==> flow/design.v <==
`default_nettype none
module alu (
    input wire [2:0] sel,
    input wire [15:0] a,
    input wire [15:0] b,
    output reg [15:0] result,
    output reg [3:0] flags  
);
    always @(*) begin
        flags[2] = 0;
        flags[3] = 0;
        case (sel)
            3'd0: begin
                {flags[3], result} = a + b;                          
                flags[2] = (a[15] == b[15] && result[15] != a[15]);  
            end
            3'd1: begin
                {flags[3], result} = a - b;                          
                flags[2] = (a[15] != b[15] && result[15] != a[15]);  
            end
            3'd2: result = a & b;
            3'd3: result = a | b;
            3'd4: result = a ^ b;
            3'd5: result = a << b;
            3'd6: result = a >> b;
            3'd7: result = $signed(a) >>> b;
        endcase
        flags[1] = ($signed(result) < 0);
        flags[0] = (result == 0);
    end
endmodule
`default_nettype none
module cu(
    input wire clk,
    input wire rst,
    input wire [3:0] int_lines,
    output reg  [15:0] sram_addr,
    output reg  [15:0] sram_in,
    input  wire [15:0] sram_out,
    output wire sram_cs_n,
    output reg  sram_wr_n, sram_rd_n
);
    reg  [15:0] regbank [0:7];
    reg  [15:0] decoded_tmp;
    reg  [2:0]  phase = 3'd0;
    reg  [15:0] pc;
    reg  [15:0] ir;
    reg  halted = 0;
    reg [15:0] int_pc;
    reg [3:0]  last_int_lines;
    reg [3:0]  int_tmp;  
    reg int_en = 1;
    reg  sram_waiting = 0;
    assign sram_cs_n = 1'b0;
    reg  [2:0]  alu_sel;
    reg  [15:0] alu_a;
    reg  [15:0] alu_b;
    wire [15:0] alu_result;
    wire [3:0]  alu_flags;
    alu alu_inst(
        .sel(alu_sel),
        .a(alu_a),
        .b(alu_b),
        .result(alu_result),
        .flags(alu_flags)
    );
    wire [15:0] ra, rb, rc, rd, re, rf, rg, rh;
    assign ra = regbank[0];
    assign rb = regbank[1];
    assign rc = regbank[2];
    assign rd = regbank[3];
    assign re = regbank[4];
    assign rf = regbank[5];
    assign rg = regbank[6];
    assign rh = regbank[7];
    integer i;
    always @(posedge clk or posedge rst) begin
        last_int_lines <= int_lines;
        if (rst) begin
            phase  <= 3'd0;
            halted <= 0;
            last_int_lines <= 4'b0000;
        end
        else if (halted) begin
        end
        else if (phase == 3'd0) begin
            phase <= 3'd1;
            pc             <= 16'd0;
            sram_rd_n      <= 1;
            sram_wr_n      <= 1;
            last_int_lines <= 4'b0000;
            for (i = 0; i < 8; i = i + 1) begin
                regbank[i] <= 16'd0;
            end
        end
        else if (phase == 3'd1) begin
            phase <= 3'd2;
            if (int_en && (~last_int_lines & int_lines) != 4'b00) begin
                int_en <= 0;
                int_pc <= pc;
                casez (~last_int_lines & int_lines)
                    4'bzzz1: pc <= 16'h10;
                    4'bzz1z: pc <= 16'h11;
                    4'bz1zz: pc <= 16'h12;
                    4'b1zzz: pc <= 16'h13;
                endcase
            end
        end
        else if (phase == 3'd2) begin
            if (~sram_waiting) begin
                sram_rd_n    <= 0;
                sram_addr    <= pc;
                sram_waiting <= 1;
            end else begin
                sram_rd_n    <= 1;
                ir           <= sram_out;
                phase        <= 3'd3;
                pc           <= pc + 16'd1;
                sram_waiting <= 0;
            end
        end
        else if (phase == 3'd3) begin
            case (ir[15:12])
                4'b0000: begin
                    alu_sel <= ir[2:0];               
                    alu_a   <= regbank[ir[8:6]];        
                    alu_b   <= regbank[ir[5:3]];        
                    phase   <= 3'd4;
                end
                4'b0001: begin
                    alu_sel <= ir[2:0];               
                    alu_a   <= regbank[ir[8:6]];        
                    alu_b   <= ir[5:3];                 
                    phase   <= 3'd4;
                end
                4'b0010: begin
                    if (ir[1] == 1 && ir[0] == 1) begin        
                        decoded_tmp <= regbank[ir[8:6]];
                        phase <= 3'd4;
                    end
                    else if (ir[1] == 0 && ir[0] == 1) begin   
                        decoded_tmp <= pc + regbank[ir[8:6]] - 1;
                        phase <= 3'd4;
                    end
                    else if (ir[1] == 1 && ir[0] == 0) begin   
                        if (~sram_waiting) begin
                            sram_rd_n      <= 0;
                            sram_addr      <= regbank[ir[8:6]];
                            sram_waiting   <= 1;
                        end else begin
                            decoded_tmp    <= sram_out;
                            sram_rd_n      <= 1;
                            phase          <= 3'd4;
                            sram_waiting   <= 0;
                        end
                    end
                    else if (ir[1] == 0 && ir[0] == 0) begin  
                        if (~sram_waiting) begin
                            sram_rd_n      <= 0;
                            sram_addr      <= pc + regbank[ir[8:6]] - 1;
                            sram_waiting   <= 1;
                        end else begin
                            decoded_tmp    <= sram_out;
                            sram_rd_n      <= 1;
                            phase          <= 3'd4;
                            sram_waiting   <= 0;
                        end
                    end
                end
                4'b0011: begin
                    if (ir[1] == 1 && ir[0] == 1) begin        
                        decoded_tmp <= regbank[ir[8:6]];
                        phase <= 3'd4;
                    end
                    else if (ir[1] == 0 && ir[0] == 1) begin   
                        decoded_tmp <= pc + regbank[ir[8:6]] - 1;
                        phase <= 3'd4;
                    end
                    else if (ir[1] == 1 && ir[0] == 0) begin   
                        if (~sram_waiting) begin
                            sram_rd_n      <= 0;
                            sram_addr      <= regbank[ir[8:6]];
                            sram_waiting   <= 1;
                        end else begin
                            decoded_tmp    <= sram_out;
                            sram_rd_n      <= 1;
                            phase          <= 3'd4;
                            sram_waiting   <= 0;
                        end
                    end
                    else if (ir[1] == 0 && ir[0] == 0) begin  
                        if (~sram_waiting) begin
                            sram_rd_n      <= 0;
                            sram_addr      <= pc + regbank[ir[8:6]] - 1;
                            sram_waiting   <= 1;
                        end else begin
                            decoded_tmp    <= sram_out;
                            sram_rd_n      <= 1;
                            phase          <= 3'd4;
                            sram_waiting   <= 0;
                        end
                    end
                end
                4'b0100: begin
                    if (ir[1] == 1) begin  
                        decoded_tmp <= ir[8:2];
                    end
                    else if (ir[1] == 0) begin  
                        decoded_tmp <= pc + {{9{ir[8]}}, ir[8:2]} - 1;
                    end
                    phase <= 3'd4;
                end
                4'b0101: begin
                    if (ir[11] == 1 && ir[10] == 1) begin  
                        pc          <= regbank[ir[9:6]];
                        phase       <= 3'd1;
                    end
                    else if (ir[11] == 0 && ir[10] == 1) begin  
                        pc          <= pc + regbank[ir[9:6]] - 1;
                        phase       <= 3'd1;
                    end
                    else if (ir[11] == 1 && ir[10] == 0) begin  
                        if (~sram_waiting) begin
                            sram_rd_n    <= 0;
                            sram_addr    <= regbank[ir[9:6]];
                            sram_waiting <= 1;
                        end else begin
                            pc          <= sram_out;
                            sram_rd_n   <= 1;
                            phase       <= 3'd1;
                            sram_waiting <= 0;
                        end
                    end
                    else if (ir[11] == 0 && ir[10] == 0) begin  
                        if (~sram_waiting) begin
                            sram_rd_n    <= 0;
                            sram_addr    <= pc + regbank[ir[9:6]] - 1;
                            sram_waiting <= 1;
                        end else begin
                            pc          <= sram_out;
                            sram_rd_n   <= 1;
                            phase       <= 3'd1;
                            sram_waiting <= 0;
                        end
                    end
                end
                4'b0110: begin
                    if (ir[11] == 1 && ir[10] == 1) begin  
                        pc          <= {6'd0, ir[9:0]};
                        phase       <= 3'd1;
                    end
                    else if (ir[11] == 0 && ir[10] == 1) begin  
                        pc          <= pc + {{6{ir[9]}}, ir[9:0]} - 1;
                        phase       <= 3'd1;
                    end
                    else if (ir[11] == 1 && ir[10] == 0) begin  
                        if (~sram_waiting) begin
                            sram_rd_n    <= 0;
                            sram_addr    <= {6'd0, ir[9:0]};
                            sram_waiting <= 1;
                        end else begin
                            pc          <= sram_out;
                            sram_rd_n   <= 1;
                            phase       <= 3'd1;
                            sram_waiting <= 0;
                        end
                    end
                    else if (ir[11] == 0 && ir[10] == 0) begin  
                        if (~sram_waiting) begin
                            sram_rd_n    <= 0;
                            sram_addr    <= pc + {{6{ir[9]}}, ir[9:0]} - 1;
                            sram_waiting <= 1;
                        end else begin
                            pc          <= sram_out;
                            sram_rd_n   <= 1;
                            phase       <= 3'd1;
                            sram_waiting <= 0;
                        end
                    end
                end
                4'b0111: begin
                    if (ir[11] == 1 && ir[10] == 1) begin  
                        decoded_tmp <= regbank[ir[7:5]];
                        phase       <= 3'd4;
                    end
                    else if (ir[11] == 0 && ir[10] == 1) begin  
                        decoded_tmp <= pc + regbank[ir[7:5]] - 1;
                        phase       <= 3'd4;
                    end
                    else if (ir[11] == 1 && ir[10] == 0) begin  
                        if (~sram_waiting) begin
                            sram_rd_n    <= 0;
                            sram_addr    <= regbank[ir[7:5]];
                            sram_waiting <= 1;
                        end else begin
                            decoded_tmp <= sram_out;
                            sram_rd_n   <= 1;
                            phase       <= 3'd4;
                            sram_waiting <= 0;
                        end
                    end
                    else if (ir[11] == 0 && ir[10] == 0) begin  
                        if (~sram_waiting) begin
                            sram_rd_n    <= 0;
                            sram_addr    <= pc + regbank[ir[7:5]] - 1;
                            sram_waiting <= 1;
                        end else begin
                            decoded_tmp <= sram_out;
                            sram_rd_n   <= 1;
                            phase       <= 3'd4;
                            sram_waiting <= 0;
                        end
                    end
                end
                4'b1000: begin
                    if (ir[11] == 1 && ir[10] == 1) begin  
                        decoded_tmp <= {8'd0, ir[7:0]};
                        phase       <= 3'd4;
                    end
                    else if (ir[11] == 0 && ir[10] == 1) begin  
                        decoded_tmp <= pc + {{8{ir[7]}}, ir[7:0]} - 1;
                        phase       <= 3'd4;
                    end
                    else if (ir[11] == 1 && ir[10] == 0) begin  
                        if (~sram_waiting) begin
                            sram_rd_n    <= 0;
                            sram_addr    <= {8'd0, ir[7:0]};
                            sram_waiting <= 1;
                        end else begin
                            decoded_tmp <= sram_out;
                            sram_rd_n   <= 1;
                            phase       <= 3'd4;
                            sram_waiting <= 0;
                        end
                    end
                    else if (ir[11] == 0 && ir[10] == 0) begin  
                        if (~sram_waiting) begin
                            sram_rd_n    <= 0;
                            sram_addr    <= pc + {{8{ir[7]}}, ir[7:0]} - 1;
                            sram_waiting <= 1;
                        end else begin
                            decoded_tmp <= sram_out;
                            sram_rd_n   <= 1;
                            phase       <= 3'd4;
                            sram_waiting <= 0;
                        end
                    end
                end
                4'b1001: begin
                    regbank[ir[11:9]] <= pc;
                    phase <= 3'd1;
                end
                4'b1010: begin
                    pc     <= int_pc;
                    int_en <= 1;
                    phase  <= 3'd1;
                end
                4'b1111: begin
                    halted <= 1;
                end
                default: begin
                end
            endcase
        end
        else if (phase == 3'd4) begin
            case (ir[15:12])
                4'b0000, 4'b0001: begin
                    regbank[ir[11:9]] <= alu_result;  
                    phase <= 3'd1;
                end
                4'b0010: begin
                    if (~sram_waiting) begin
                        sram_rd_n    <= 0;
                        sram_addr    <= decoded_tmp;
                        sram_waiting <= 1;
                    end else begin
                        regbank[ir[11:9]] <= sram_out;  
                        sram_rd_n         <= 1;
                        phase             <= 3'd1;
                        sram_waiting      <= 0;
                    end
                end
                4'b0011: begin
                    if (~sram_waiting) begin
                        sram_wr_n     <= 0;
                        sram_addr     <= decoded_tmp;
                        sram_in       <= regbank[ir[5:3]];
                        sram_waiting  <= 1;
                    end else begin
                        sram_wr_n    <= 1;
                        phase        <= 3'd1;
                        sram_waiting <= 0;
                    end
                end
                4'b0100: begin
                    if (ir[0] == 1) begin        
                        regbank[ir[11:9]] <= decoded_tmp;
                        phase <= 3'd1;
                    end
                    else if (ir[0] == 0) begin   
                        if (~sram_waiting) begin
                            sram_rd_n    <= 0;
                            sram_addr    <= decoded_tmp;
                            sram_waiting <= 1;
                        end else begin
                            regbank[ir[11:9]] <= sram_out;
                            sram_rd_n         <= 1;
                            phase             <= 3'd1;
                            sram_waiting      <= 0;
                        end
                    end
                end
                4'b0111, 4'b1000: begin
                    if ((1 << ir[9:8]) & alu_flags != 4'd0) begin
                        pc <= decoded_tmp;
                    end
                    phase <= 3'd1;
                end
                default: begin
                end
            endcase
        end
    end
endmodule
`default_nettype none
module top(
    input wire SYSCLK,
    input wire BUT1,
    output wire LED1,
    output SRAM_CS,  
    output SRAM_OE,  
    output SRAM_WE,  
    output [17:0] SA,
    inout  [15:0] SD,
    input  [3:0] INT
);
    reg phase = 1'b0;
    cu cu_inst(
        .clk(SYSCLK),
        .rst(BUT1),
        .sram_cs_n(SRAM_CS),
        .sram_rd_n(SRAM_OE),
        .sram_wr_n(SRAM_WE),
        .sram_addr(SA[15:0]),
        .sram_in(SD),
        .sram_out(SD),
        .int_lines(INT)
    );
    assign SA[17:16] = 2'b0;
    assign LED1 = BUT1;
endmodule
* Reports on top
The steps from the RTL of top to its reports follow in flow order. Line numbers count from 1 in the design file above. Operators carry their Yosys type and port widths (W data, S select, Z words). Cell names lack the library's common part. The mark -- stands for no value.
Design: top module top, clock SYSCLK, library sky130hd, corner tt_025C_1v80

* Word level
Source: Yosys, flattened and elaborated. Widths are those after wreduce. Registers that Yosys merges into a memory's read port (data or address) are not register bits. Print and check cells do not count.
Storage and ports: register bits 271, latch bits 0, bits in writable memories 0, memory bits (read-only) 0, word width x clocked read ports 0, memories kept 0, input bits 6, word-level cells 586
Operators by class: add/sub/neg operators 25, multiply operators 0, div/mod/pow operators 0, order comparisons 1, eq/ne operators 127, shift-type cells 4, muxes and demuxes 320, bitwise gates (word level) 17, reductions and logical operators 68
Operator list (count):
- $mux W16 | 229
- $pmux W16 S8 | 4
- $pmux W16 S3 | 9
- $sub A16 B1 Y16 const B | 11
- $add A16 B16 Y16 | 11
- $pmux W16 S6 | 1
- $reduce_and A10 Y1 | 8
- $pmux W16 S5 | 1
- $ne A4 B3 Y1 const B | 16
- $pmux W16 S2 | 2
- $eq A3 B3 Y1 const B | 21
- $mux W3 | 21
- $ne A4 B4 Y1 const B | 12
- $mux W1 | 43
- $reduce_and A7 Y1 | 6
- $ne A5 B4 Y1 const B | 8
- $eq A3 B2 Y1 const B | 12
- $reduce_bool A5 Y1 | 7
- $reduce_and A33 Y1 | 1
- $shl A1 B2 Y32 const A | 1
- $and A32 B1 Y32 | 1
- $reduce_bool A32 Y1 | 1
- $ne A3 B2 Y1 const B | 10
- $ne A9 B6 Y1 const B | 3
- $ne A3 B1 Y1 const B | 8
- $eq A3 B1 Y1 const B | 6
- $logic_not A3 Y1 | 6
- $reduce_and A9 Y1 | 2
Other operator kinds: 49; their cells: 101.

* Logic depth
Depth = most cells in a row (Yosys ltp): at word level without a register or memory, in the mapped netlist without a sequential cell, where the memories' decode and read muxes count.
Depth: word-level depth 23, ABC_AREA 0, gate-level depth with buffers 22, gate-level depth less buffers 20

* Netlist
Yosys stat after the flow's synthesis: flattened, memories mapped to cells. It holds for the ABC_AREA given above (unset counts as 0); a run with the other value may have another netlist.
Cell types:
- edfxtp_1 | count 263, area in all 7.9E+03 sq um
- ha_1 | count 187, area in all 2.34E+03 sq um
- nand2_1 | count 548, area in all 2.06E+03 sq um
- a21oi_1 | count 337, area in all 1.69E+03 sq um
- o21ai_0 | count 313, area in all 1.57E+03 sq um
- nor2_1 | count 304, area in all 1.14E+03 sq um
- mux2i_1 | count 106, area in all 1.06E+03 sq um
- inv_1 | count 243, area in all 912.125 sq um
- mux4_2 | count 34, area in all 765.734 sq um
- clkbuf_1 | count 193, area in all 724.445 sq um
- a31oi_1 | count 94, area in all 588.064 sq um
- xnor2_1 | count 65, area in all 569.296 sq um
- a211oi_1 | count 70, area in all 525.504 sq um
- mux2_2 | count 36, area in all 405.389 sq um
- nand3_1 | count 73, area in all 365.35 sq um
- a221oi_1 | count 41, area in all 359.094 sq um
- nor2b_1 | count 55, area in all 344.08 sq um
- o22ai_1 | count 55, area in all 344.08 sq um
Not listed: further types 81, cells in them 675.
Synthesis totals: cell count 3692, mapped area 28796.4 sq um, area of sequential cells 8097.8 sq um, mapped flip-flops 271, buffer cells 256
By module: a second synthesis without flattening, with its own total; a netlist apart from the flattened one above.
Second synthesis, totals: cell total of the unflattened synthesis 3778, area (unflattened synthesis) 29854.9 sq um
Rows give one instance, submodules left out.
By module:
- cu | instances 1, cells 3056, area 24900.1 sq um, seq. area 8097.8 sq um
- alu | instances 1, cells 718, area 4928.5 sq um, seq. area 0.0 sq um
- top | instances 1, cells 4, area 26.3 sq um, seq. area 0.0 sq um

* Timing after synthesis
OpenSTA on the mapped netlist: ideal clock, no wires. The path of least setup slack (recovery checks aside). Input and output delay are each 20% of the period. Register names are those of the netlist, which keeps one name where synthesis merged equal registers.
Path post-synthesis: kind register -> register, from register cu_inst.alu_b[2], to register cu_inst.pc[0], clock period 5.36 ns, launch time at the first pin 0.000 ns, data arrival time 4.585 ns, data required time 4.961 ns, setup slack 0.376 ns, path delay 4.984 ns, driving pins on the path 17, synthesis period reached 4.984 ns
"path delay" is the arrival time less input delay plus setup time. "driving pins on the path" counts driving pins, that of a launching flip-flop among them; a cell with two outputs on the path counts twice. "synthesis period reached" is the clock period less the worst setup slack; recovery checks do not enter. This is arithmetic on one report: input and output delays are still those of the set period (20% each). Between the ends stands the longest chain of elaborated cells between them, by number of cells; it is not shown to be the way that was timed. Of several equally long chains one is given. Each line given opens the expression or statement behind the cell; cells for indexed reads and writes are added by Yosys, which also makes memories of some case tables. A register here has more assigning lines than the two given. Only ways into the end's enable, where the timed path ends, are counted here.
Between the ends, post-synthesis: cell sequence edfxtp_1 -> buf_2 -> inv_1 -> buf_2 -> buf_2 -> ha_1 -> buf_2 -> o21ba_2 -> nor4_1 -> nor3_1 -> or3_1 -> a211oi_1 -> nor3_1 -> a211oi_1 -> nand2_1 -> or4_1 -> a31oi_1, length of the longest elaborated chain 9
Ends and longest elaborated chain, post-synthesis:
- start, declared | line 57 | reg  [15:0] alu_b;
- start, assigned | line 127 | alu_b   <= regbank[ir[5:3]];
- start, assigned | line 133 | alu_b   <= ir[5:3];
- $sub A16 B16 Y17 | line 18 | {flags[3], result} = a - b;
- $ne A1 B1 Y1 | line 19 | flags[2] = (a[15] != b[15] && result[15] != a[15]);
- $logic_and A1 B1 Y1 | line 19
- $pmux W1 S3 | line 12 | case (sel)
- $reduce_bool A4 Y1 | line 414 | if ((1 << ir[9:8]) & alu_flags != 4'd0) begin
- $and A32 B1 Y32 | line 414
- $reduce_bool A32 Y1 | line 414
- $reduce_bool A5 Y1
- $reduce_and A9 Y1
- end, assigned | line 354 | pc     <= int_pc;
- end, assigned | line 415 | pc <= decoded_tmp;
- end, declared | line 46 | reg  [15:0] pc;

* Worst path after layout
From the final timing report of record 2: the path of least setup slack in the routed layout; clock arrival at registers is part of the times.
Path post-layout: kind register -> register, from register cu_inst.ir[6], to register cu_inst.pc[15], clock period 5.09 ns, launch time at the first pin 0.57 ns, data arrival time 5.40 ns, data required time 5.54 ns, setup slack 0.14 ns, driving pins on the path 19
Between the ends stands the longest chain of elaborated cells between them, by number of cells; it is not shown to be the way that was timed. Of several equally long chains one is given. A register here has more assigning lines than the two given.
Between the ends, post-layout: cell sequence edfxtp_1 -> buf_12 -> buf_4 -> nor2b_1 -> buf_4 -> a22o_1 -> a32oi_1 -> a21oi_1 -> inv_1 -> ha_1 -> inv_1 -> ha_1 -> and3_1 -> a211o_1 -> a21oi_1 -> xnor2_1 -> a211oi_1 -> a2111oi_0 -> o21a_1, length of the longest elaborated chain 18
Ends and longest elaborated chain, post-layout:
- start, declared | line 47 | reg  [15:0] ir;
- start, assigned | line 116 | ir           <= sram_out;
- $eq A3 B3 Y1 | line 219 | pc          <= pc + regbank[ir[9:6]] - 1;
- $pmux W16 S8 | line 219
- $mux W16 | line 218 | else if (ir[11] == 0 && ir[10] == 1) begin
- $mux W16 | line 214 | if (ir[11] == 1 && ir[10] == 1) begin
- $mux W16 | line 123 | case (ir[15:12])
- $mux W16 | line 122 | else if (phase == 3'd3) begin
- $mux W16 | line 109 | else if (phase == 3'd2) begin
- [4 not listed]
- $sub A16 B1 Y16 | line 219
- $mux W16 | line 218
- $mux W16 | line 214
- $pmux W16 S3 | line 123
- $mux W16 | line 122
- $mux W16 | line 109
- $mux W16 | line 96 | else if (phase == 3'd1) begin
- end, assigned | line 118 | pc           <= pc + 16'd1;
- end, assigned | line 215 | pc          <= regbank[ir[9:6]];
- end, declared | line 46 | reg  [15:0] pc;

==> runs of top <==
Below are 2 stored runs of the flow (Yosys, OpenROAD; platform sky130hd) on top, each with its settings and what was measured, unordered. Constraints: input delay and output delay 20% of the set period each, output load 0.01 pF.
"clock period achieved" means the clock period less the worst setup slack. The figure is calculated, with input and output delays left at 20% of the set period.
"critical setup path time": the worst setup path's part of the clock period (all of it between registers, 20% less for each end at a port) less its slack. A launch clock that arrives late makes it longer, a capture clock that arrives late makes it shorter.
By "total power of the final layout" is meant OpenSTA's value without simulated activity: inputs other than the clock are taken to toggle once in ten clock periods, and the tool carries that through the logic.

* Record 1 | settings: period_ns 6.63; CORE_UTILIZATION 68; SETUP_SLACK_MARGIN 0.79; PLACE_DENSITY 0.54; CELL_PAD_IN_SITES_DETAIL_PLACEMENT 1; TNS_END_PERCENT 75; GPL_ROUTABILITY_DRIVEN 1; CTS_CLUSTER_SIZE 86; CTS_CLUSTER_DIAMETER 156; CAP_MARGIN 25; MIN_ROUTING_LAYER met1; CORE_MARGIN 2; SLEW_MARGIN 20 | no final report: placement broke off with DPL-0033
* Record 2 | settings: period_ns 5.09; CORE_UTILIZATION 29; CAP_MARGIN 20; CORE_MARGIN 2; SLEW_MARGIN 20 | results: synthesis area 28796.4 sq um; area inside the die boundary 101834.0 sq um; standard-cell area after layout 32814.0 sq um; utilization in the final report 0.333; worst setup slack after layout 0.142 ns; total negative slack 0.000 ns; worst hold slack 0.537 ns; total power of the final layout 10587 µW; clock period achieved 4.948 ns; critical setup path time 4.95 ns; critical path kind register -> register
